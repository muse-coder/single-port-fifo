==> flow/design.v <==
`timescale 1ns / 1ps
module fifo (
	input [31:0] DI,
	input	RE,
	input	WE,
	input   clk,
	input	rst,
	output	[31:0] res,
	output	read_valid,
	output	r_err,
	output	w_err
);
	wire	we_n;
	wire	re_n;
	wire	[8'd3-1:0]  r_adr;
	wire	[8'd3-1:0]  w_adr;	
	wire	[31:0] d_out;
	wire	read_valid_0,read_valid_1;
	request_update update_addr (
		.di		(DI),
		.re		(RE),	
		.we		(WE),
		.clk	(clk),
		.rst	(rst),
		.we_n	(we_n),
		.re_n	(re_n),
		.r_adr	(r_adr),
		.w_adr	(w_adr),
		.r_err	(r_err),
		.w_err	(w_err),
		.data_out (d_out)
	);
	wire	ENABLE_0,ENABLE_1;
	wire	WE_0,WE_1;
	wire	[8'd3-2:0] A_0;
	wire    [31:0] DI_0;
	wire	[8'd3-2:0] A_1;
	wire    [31:0] DI_1;
	wire    [31:0] RAM_0_out,RAM_1_out;
	mem_ctr mem_ctr_1(
		.clk	(clk),
		.rst	(rst),
		.WE_N	(we_n),
		.RE_N	(re_n),
		.R_ADR	(r_adr),
		.W_ADR	(w_adr),
		.DI		(d_out),
 		.ENABLE_0 (ENABLE_0),
		.WE_0	  (WE_0),
		.A_0	  (A_0)	,
		.DI_0	  (DI_0),
 		.ENABLE_1 (ENABLE_1),
		.WE_1	  (WE_1),
		.A_1	  (A_1),
		.DI_1	  (DI_1)
	);
	single_port_ram RAM_0(
		.clk	(clk),
		.rst	(rst),
		.ena	(ENABLE_0),
		.wea	(WE_0),
		.din	(DI_0),
		.addr	(A_0),
		.dout	(RAM_0_out),
		.read_valid (read_valid_0)
	);
	single_port_ram RAM_1(
		.clk	(clk),
		.rst	(rst),
		.ena	(ENABLE_1),
		.wea	(WE_1),
		.din	(DI_1),
		.addr	(A_1),
		.dout	(RAM_1_out),
		.read_valid (read_valid_1)
	);
	res_mux r(
		.clk	(clk),
		.rd_en	(RE),
		.en0	(read_valid_0),
		.en1	(read_valid_1),
		.data0	(RAM_0_out),
		.data1	(RAM_1_out),
		.out	(res),
		.read_valid (read_valid)
	);
endmodule
module res_mux (
	input	clk,
	input	rd_en,
	input 	en0,
	input 	en1,
	input [31:0] data0,
	input [31:0] data1,
	output [31:0] out,
	output read_valid
);
	reg en0_r;
	reg en1_r;
	assign out = (en0 ) ? data0 :
				 (en1 ) ? data1 :
				 	      32'hffffffff;
	assign read_valid = (en0 | en1);
endmodule
`timescale 1ns / 1ps
module instruction(
    input [33:0]    inst,
    input   clk,
    input   rst,
    output  [31:0] res,
    output  read_valid
    );
    wire    [31:0]  DI;
    wire    RE;
    wire    WE;
    assign  DI  = inst[31:0];
    assign  RE  = inst[32];
    assign  WE  = inst[33];
    fifo  f1(
	    .DI     (DI),
	    .RE     (RE),
	    .WE     (WE),
	    .clk    (clk),
	    .rst    (rst),
	    .res    (res),
        .read_valid (read_valid)
    );
endmodule
`timescale 1ns / 1ps
module mem_ctr    (
	input	clk,
	input	rst,
	input	WE_N,
	input	RE_N,
	input	[8'd3-1:0] R_ADR,
	input	[8'd3-1:0] W_ADR,
	input	[31:0] DI,
 	output 	ENABLE_0,
	output	WE_0,
	output	[8'd3-2:0] A_0,
	output	[31:0] DI_0,
 	output 	ENABLE_1,
	output	WE_1,
	output	[8'd3-2:0] A_1,
	output	[31:0] DI_1
);
	wire	R_bit, W_bit;
	wire	[8'd3-2:0] R_A;
	wire	[8'd3-2:0] W_A;
	wire	CONFLICT;
	reg		W_bit_D;
	reg		[8'd3-2:0] W_A_D;
	reg		[31:0] DI_D; 	
	reg		flag;
	assign  {R_A,R_bit} = R_ADR;
	assign  {W_A,W_bit} = W_ADR;
	assign	CONFLICT = (RE_N & WE_N )&&(R_bit ^~ W_bit ) ? 1'b1 : 1'b0;
	always @(posedge clk ) begin
		if(rst) begin
			W_bit_D <= 1'b0 ;
			W_A_D	<= 31'b0 ;
			DI_D	<= 31'b0	;
			flag	<= 1'b0 ;
		end
		else if (CONFLICT) begin
			W_bit_D <= W_bit ;
			W_A_D	<= W_A   ;
			DI_D	<= DI	 ;
			flag	<= 1'b1 ;
		end
		else begin
			flag <= 1'b0;
		end
	end
	assign  ENABLE_0 = (RE_N & ~R_bit) | (WE_N & ~W_bit) | (flag & ~W_bit_D) ;
	assign  ENABLE_1 = (RE_N &  R_bit) | (WE_N &  W_bit) | (flag &  W_bit_D) ;
	assign	WE_0 = (~ (RE_N & ~R_bit) ) & ( WE_N & ~W_bit) | (flag & ~W_bit_D) ;
	assign	WE_1 = (~ (RE_N &  R_bit) ) & ( WE_N &  W_bit) | (flag &  W_bit_D) ;
	assign	A_0  = (RE_N & ~R_bit)   ? R_A   :
				   (flag & ~W_bit_D) ? W_A_D :
				   (WE_N & ~W_bit) 	 ? W_A   :
				   					   R_A   ;
	assign	A_1  = (RE_N & R_bit)   ? R_A   :
				   (flag & W_bit_D) ? W_A_D :
				   (WE_N & W_bit)   ? W_A   :
				   					  R_A   ;
	assign  DI_0 = (flag & ~W_bit_D ) ? DI_D:
				   (WE_N & ~W_bit)    ? DI  : 
									    DI_D;
	assign  DI_1 = (flag & W_bit_D )  ? DI_D:
				   (WE_N & W_bit)     ? DI  :
									    DI_D;
endmodule
`timescale 1ns / 1ps
module request_update (
	input	[31:0] di,
	input	re,	
	input	we,
	input	clk,
	input   rst,
	output	we_n,
	output	re_n,
	output	[8'd3-1:0]	r_adr,
	output	[8'd3-1:0]	w_adr,
	output  r_err,
	output  w_err,
	output  [31:0] data_out
);  
	wire full,empty;
	assign  we_n  = (we & (~full) & (~rst)) | (we & re & full);
	assign  re_n  = re & (~empty)& (~rst);
	assign  w_err  = we & (full);
	assign  r_err  = re & (empty);
	address_update  lut1(
	.clk	(clk),
	.rst	(rst),
	.re		(re),	
	.we		(we),
	.empty	(empty),
	.full	(full),
	.r_adr	(r_adr),
	.w_adr	(w_adr)
	);
	assign data_out  = di;
endmodule
module address_update (
	input   clk,
	input   rst,
	input	re,	
	input	we,
	output  empty,
	output	full,
	output	[8'd3-1:0] r_adr,
	output	[8'd3-1:0] w_adr
);
	reg  [8'd3:0] rd_addr;
	reg  [8'd3:0] wr_addr;
	reg  [3:0] count;
	assign  full  = (rd_addr[8'd3] ^ wr_addr[8'd3]) & (rd_addr[8'd3-1:0]==wr_addr[8'd3-1:0]);
	assign	empty = (rd_addr == wr_addr);
	always @(posedge clk ) begin
		if(rst) begin
			rd_addr <= 4'b0;
		end
		else if(re & ~empty ) begin
			rd_addr <= rd_addr +1'b1;
		end
	end
	always @(posedge clk ) begin
		if(rst) begin
			wr_addr <= 4'b0;
		end
		else if((we & ~full)|(we & re & full)) begin
			wr_addr <= wr_addr +1'b1;
		end
	end
	assign r_adr = rd_addr[8'd3-1:0];
	assign w_adr = wr_addr[8'd3-1:0];
endmodule
`timescale 1ns / 1ps
module single_port_ram (
	input clk,
	input rst,
	input ena,
	input wea,
	input	[31:0]	din,
	input	[8'd3-2:0] addr,
	output reg [31:0]	dout,
	output reg read_valid
);
	parameter  num = 32'b1<<8'd3;
	reg [31:0] ram[num-1:0];
	integer i;
	always @(posedge clk ) begin
		if(rst) begin
			for (i = 0;i<num ;i=i+1 ) begin
				ram[i] <= 32'b0;
			end
			dout <= 32'b0;			
			read_valid <=1'b0;
		end
		else if (ena && wea) begin
			ram[addr] <= din;
			read_valid <= 1'b0;
		end 
		else if (ena && ~wea) begin
			dout <= ram[addr];
			read_valid <=1'b1;
		end
		else
			read_valid <=1'b0;
	end
endmodule
### Reports on instruction

The steps from the RTL of instruction to its reports follow in flow order.
Lines are those of the file above, counted from 1.
Operators carry their Yosys type and port widths (W data, S select, Z words).
The mark n/a stands for no value.

* design top: instruction
* clock port: clk
* library: sky130hd
* corner: tt_025C_1v80

### Elaborated design

Source: Yosys, flattened and elaborated, memories not mapped. Widths are those after wreduce. Registers that Yosys merges into a memory's read port (data or address) are not register bits. Print and check cells do not count. Equal cells are merged and count once.
Yosys's memory passes give these memory sizes; they may raise the number of words (mostly to a power of two), join words into wider ones and drop unused or constant bits.

* flip-flop bits (word level): 46
* bits in latches: 0
* RAM bits: 512
* memory bits (read-only): 0
* memories kept: 2
* input port bits: 36
* output and inout bits: 33
* cells after elaboration: 91

* $add $sub $neg: 2
* multipliers: 0
* div/mod/pow operators: 0
* $lt $le $gt $ge: 0
* equal/unequal tests: 2
* shifts and indexed selects: 0
* multiplexer cells: 29
* bitwise gates (word level): 39
* reductions and logical operators: 9

Memory list
* f1.RAM_0.ram: words 8, width 32, RTL line 272 `reg [31:0] ram[num-1:0];`
* f1.RAM_1.ram: words 8, width 32, RTL line 272

Operators with widths (number)
* $mux W32: 10
* $and A1 B1 Y1: 16
* $not A1 Y1: 12
* $mux W3: 4
* $mux W2: 6
* $or A1 B1 Y1: 9
* $mux W1: 9
* $add A4 B1 Y4 const B: 2
* $logic_and A1 B1 Y1: 5
* $reduce_and A2 Y1: 2
* $reduce_or A2 Y1: 2
* $eq A4 B4 Y1: 1
* $eq A3 B3 Y1: 1
* $xnor A1 B1 Y1: 1
* $xor A1 B1 Y1: 1

### Depth

Yosys ltp: most cells in a row. Word level: on the elaborated netlist, between registers, memories and ports. Mapped: between sequential cells and ports; inverters and the memories' decode and read muxes count.

* depth after elaboration: 12
* ABC_AREA: 1
* gate-level depth with buffers: 20
* mapped depth without buffers: 18

### Synthesis result

Yosys stat after the flow's synthesis: flattened, memories mapped to cells. It holds for the ABC_AREA given above (unset counts as 0); a run with the other value may have another netlist.
Totals and module areas in this step are rounded.

Cell types
* sky130_fd_sc_hd__edfxtp_1: number 256, area in all 7.69E+03 um^2
* sky130_fd_sc_hd__nand2_1: number 716, area in all 2.69E+03 um^2
* sky130_fd_sc_hd__dfxtp_1: number 110, area in all 2.2E+03 um^2
* sky130_fd_sc_hd__nor2_1: number 321, area in all 1.2E+03 um^2
* sky130_fd_sc_hd__nand3_1: number 150, area in all 750.72 um^2
* sky130_fd_sc_hd__o21ai_0: number 115, area in all 575.552 um^2
* sky130_fd_sc_hd__buf_2: number 64, area in all 320.307 um^2
* sky130_fd_sc_hd__inv_1: number 74, area in all 277.766 um^2
* sky130_fd_sc_hd__a21oi_1: number 49, area in all 245.235 um^2
* sky130_fd_sc_hd__clkbuf_1: number 52, area in all 195.187 um^2
* sky130_fd_sc_hd__a31oi_1: number 12, area in all 75.072 um^2
* sky130_fd_sc_hd__nand3_2: number 7, area in all 70.067 um^2
* sky130_fd_sc_hd__buf_4: number 8, area in all 60.058 um^2
* sky130_fd_sc_hd__o21ai_1: number 9, area in all 45.043 um^2
* sky130_fd_sc_hd__nand2_2: number 6, area in all 37.536 um^2
* sky130_fd_sc_hd__inv_2: number 7, area in all 26.275 um^2
* sky130_fd_sc_hd__ha_1: number 2, area in all 25.024 um^2
* sky130_fd_sc_hd__nand4_2: number 2, area in all 25.024 um^2

Not listed: further types 11, cells in them 16.

* standard cells after synthesis: 1976
* synthesis area: 16600 um^2
* area of sequential cells: 9890 um^2
* flip-flop cells: 366
* buffer cells: 125

### Timing after synthesis

Source: OpenSTA report_checks on the synthesized netlist (no wires, ideal clock, input and output delay 20% of the period each), path of least setup slack; recovery checks are left aside. Register names are those of the netlist, which keeps one name where synthesis merged equal registers.

* path kind: input -> register
* start point: input port inst[33]
* end point: memory f1.RAM_1.ram[3][0]
* clock period: 4.06 ns
* input delay: 0.812 ns
* library setup time: 0.389 ns
* launch time at the first pin: 0.812 ns
* arrival time: 2.620 ns
* required time: 3.671 ns
* setup slack: 1.051 ns
* path delay: 2.197 ns
* stages: 12
* path buffers: 1
* synthesis period reached: 3.009 ns

"path delay" is the arrival time less input delay plus setup time.
"stages" counts driving pins, that of a launching flip-flop among them; a cell with two outputs on the path counts twice.
"synthesis period reached" = period - worst setup slack (recovery checks aside). The figure is calculated, with input and output delays left at 20% of the set period.
The rows between start and end are the longest chain of elaborated cells between them; the timing report does not say that the signal goes this way. Where chains are equally long, one stands for them.
A line is the first line of the expression or statement that the cell stems from. Yosys adds cells for indexed reads and writes and turns some case tables into memories.
Only ways into the end's enable, where the timed path ends, are counted here.

* path through: sky130_fd_sc_hd__nand2_1 sky130_fd_sc_hd__nand3b_1 sky130_fd_sc_hd__nand2_1 sky130_fd_sc_hd__nand2_1 sky130_fd_sc_hd__nor2_1 sky130_fd_sc_hd__nand2_1 sky130_fd_sc_hd__nand2_1 sky130_fd_sc_hd__nand2_1 sky130_fd_sc_hd__nand2_2 sky130_fd_sc_hd__nand4_2 sky130_fd_sc_hd__buf_2 sky130_fd_sc_hd__nand2_1
* length of the longest elaborated chain: 9
* elaborated cells between the ends (all ways): 18
* those cells by class: mux: 7; logic: 10; reduce/logical: 1

RTL lines, path post-synthesis
* start: declaration: RTL line 107 `input [33:0]    inst,`
* $and A1 B1 Y1 (2 in a row): RTL line 210 `assign we_n = (we & (~full) & (~rst)) | (we & re & full);`
* $or A1 B1 Y1: RTL line 210
* $and A1 B1 Y1: RTL line 185 `(WE_N & W_bit) ? W_A :`
* $mux W2: RTL line 185
* $mux W2: RTL line 184 `(flag & W_bit_D) ? W_A_D :`
* $mux W2: RTL line 183 `assign A_1 = (RE_N & R_bit) ? R_A :`
* $mux W3: RTL line 282 `else if (ena && wea) begin`
* $mux W3: RTL line 275 `if(rst) begin`
* end: declaration: RTL line 272 `reg [31:0] ram[num-1:0];`

### Timing after layout

Path of least setup slack in the final report of run A (OpenROAD, finished layout, wires in). Where an end is a register, its clock arrival counts in the times.

* path kind: input -> register
* start point: input port rst
* end point: memory f1.RAM_0.ram[1][15]
* clock period: 6.24 ns
* input delay: 1.25 ns
* library setup time: 0.25 ns
* launch time at the first pin: 1.25 ns
* arrival time: 4.50 ns
* required time: 6.51 ns
* setup slack: 2.01 ns
* stages: 15
* path buffers: 3

The rows between start and end are the longest chain of elaborated cells between them; the timing report does not say that the signal goes this way. Where chains are equally long, one stands for them.
Only ways into the end's enable, where the timed path ends, are counted here.

* path through: sky130_fd_sc_hd__clkdlybuf4s50_1 sky130_fd_sc_hd__inv_1 sky130_fd_sc_hd__nand3_1 sky130_fd_sc_hd__nand2_1 sky130_fd_sc_hd__nand2_1 sky130_fd_sc_hd__nor2_1 sky130_fd_sc_hd__nand2_1 sky130_fd_sc_hd__nand2_1 sky130_fd_sc_hd__nand2_1 sky130_fd_sc_hd__nand2_2 sky130_fd_sc_hd__inv_2 sky130_fd_sc_hd__nand3_2 sky130_fd_sc_hd__buf_2 sky130_fd_sc_hd__nand2_2 sky130_fd_sc_hd__buf_16
* length of the longest elaborated chain: 9
* elaborated cells between the ends (all ways): 20
* those cells by class: mux: 8; logic: 11; reduce/logical: 1

RTL lines, path after layout
* start: declaration: RTL line 109 `input   rst,`
* $not A1 Y1: RTL line 210 `assign we_n = (we & (~full) & (~rst)) | (we & re & full);`
* $and A1 B1 Y1: RTL line 210
* $or A1 B1 Y1: RTL line 210
* $and A1 B1 Y1: RTL line 181 `(WE_N & ~W_bit) ? W_A :`
* $mux W2: RTL line 181
* $mux W2: RTL line 180 `(flag & ~W_bit_D) ? W_A_D :`
* $mux W2: RTL line 179 `assign A_0 = (RE_N & ~R_bit) ? R_A :`
* $mux W3: RTL line 282 `else if (ena && wea) begin`
* $mux W3: RTL line 275 `if(rst) begin`
* end: declaration: RTL line 272 `reg [31:0] ram[num-1:0];`

# Flow runs of instruction

Measured results for instruction: 2 stored runs of the Yosys and OpenROAD flow on sky130hd. The settings differ; the order carries no meaning. The constraints put input and output delay at 20% of the set period each and load the outputs with 0.01 pF.
By "achieved clock period" is meant the clock period of the run minus its worst setup slack. This is arithmetic on one report: input and output delays are still those of the set period (20% each).
"critical path time" means the part of the period allowed to the worst setup path (the constraints hold back 20% at inputs and 20% at outputs) less its slack; where the path has registers, the arrival times of their clocks count too.
By "total power of the final layout" is meant OpenSTA's value without simulated activity: inputs other than the clock are taken to toggle once in ten clock periods, and the tool carries that through the logic.
The measured numbers are rounded.

### Run A

Settings: `period_ns=6.24`, `CORE_UTILIZATION=41`, `SETUP_SLACK_MARGIN=0.34`, `CORE_ASPECT_RATIO=0.55`, `CELL_PAD_IN_SITES_DETAIL_PLACEMENT=1`, `TNS_END_PERCENT=5`, `ABC_AREA=1`, `GPL_TIMING_DRIVEN=0`, `CTS_CLUSTER_SIZE=39`, `CAP_MARGIN=5`, `MAX_ROUTING_LAYER=met4`, `CORE_MARGIN=2`, `SLEW_MARGIN=20`

- Setup slack of the worst path: 2.01 ns
- Die area: 42,200 um^2
- Achieved clock period: 4.229 ns
- Critical path time: 2.98 ns
- Critical path type: input -> register
- Chip area in the Yosys report: 16,600 um^2
- Total power of the final layout: 5.94 mW
- Total negative setup slack: 0.000 ns
- Standard-cell area after layout: 19,300 um^2

### Run B

Settings: `period_ns=3.51`, `CORE_UTILIZATION=32`, `PLACE_DENSITY_LB_ADDON=0.04`, `TNS_END_PERCENT=65`, `ABC_AREA=1`, `SLEW_MARGIN=40`, `CAP_MARGIN=20`, `CORE_MARGIN=2`

- Setup slack of the worst path: 0.223 ns
- Die area: 53,800 um^2
- Achieved clock period: 3.287 ns
- Critical path time: 2.59 ns
- Critical path type: register -> output
- Chip area in the Yosys report: 16,600 um^2
- Total power of the final layout: 11.3 mW
- Total negative setup slack: 0.000 ns
- Standard-cell area after layout: 20,100 um^2
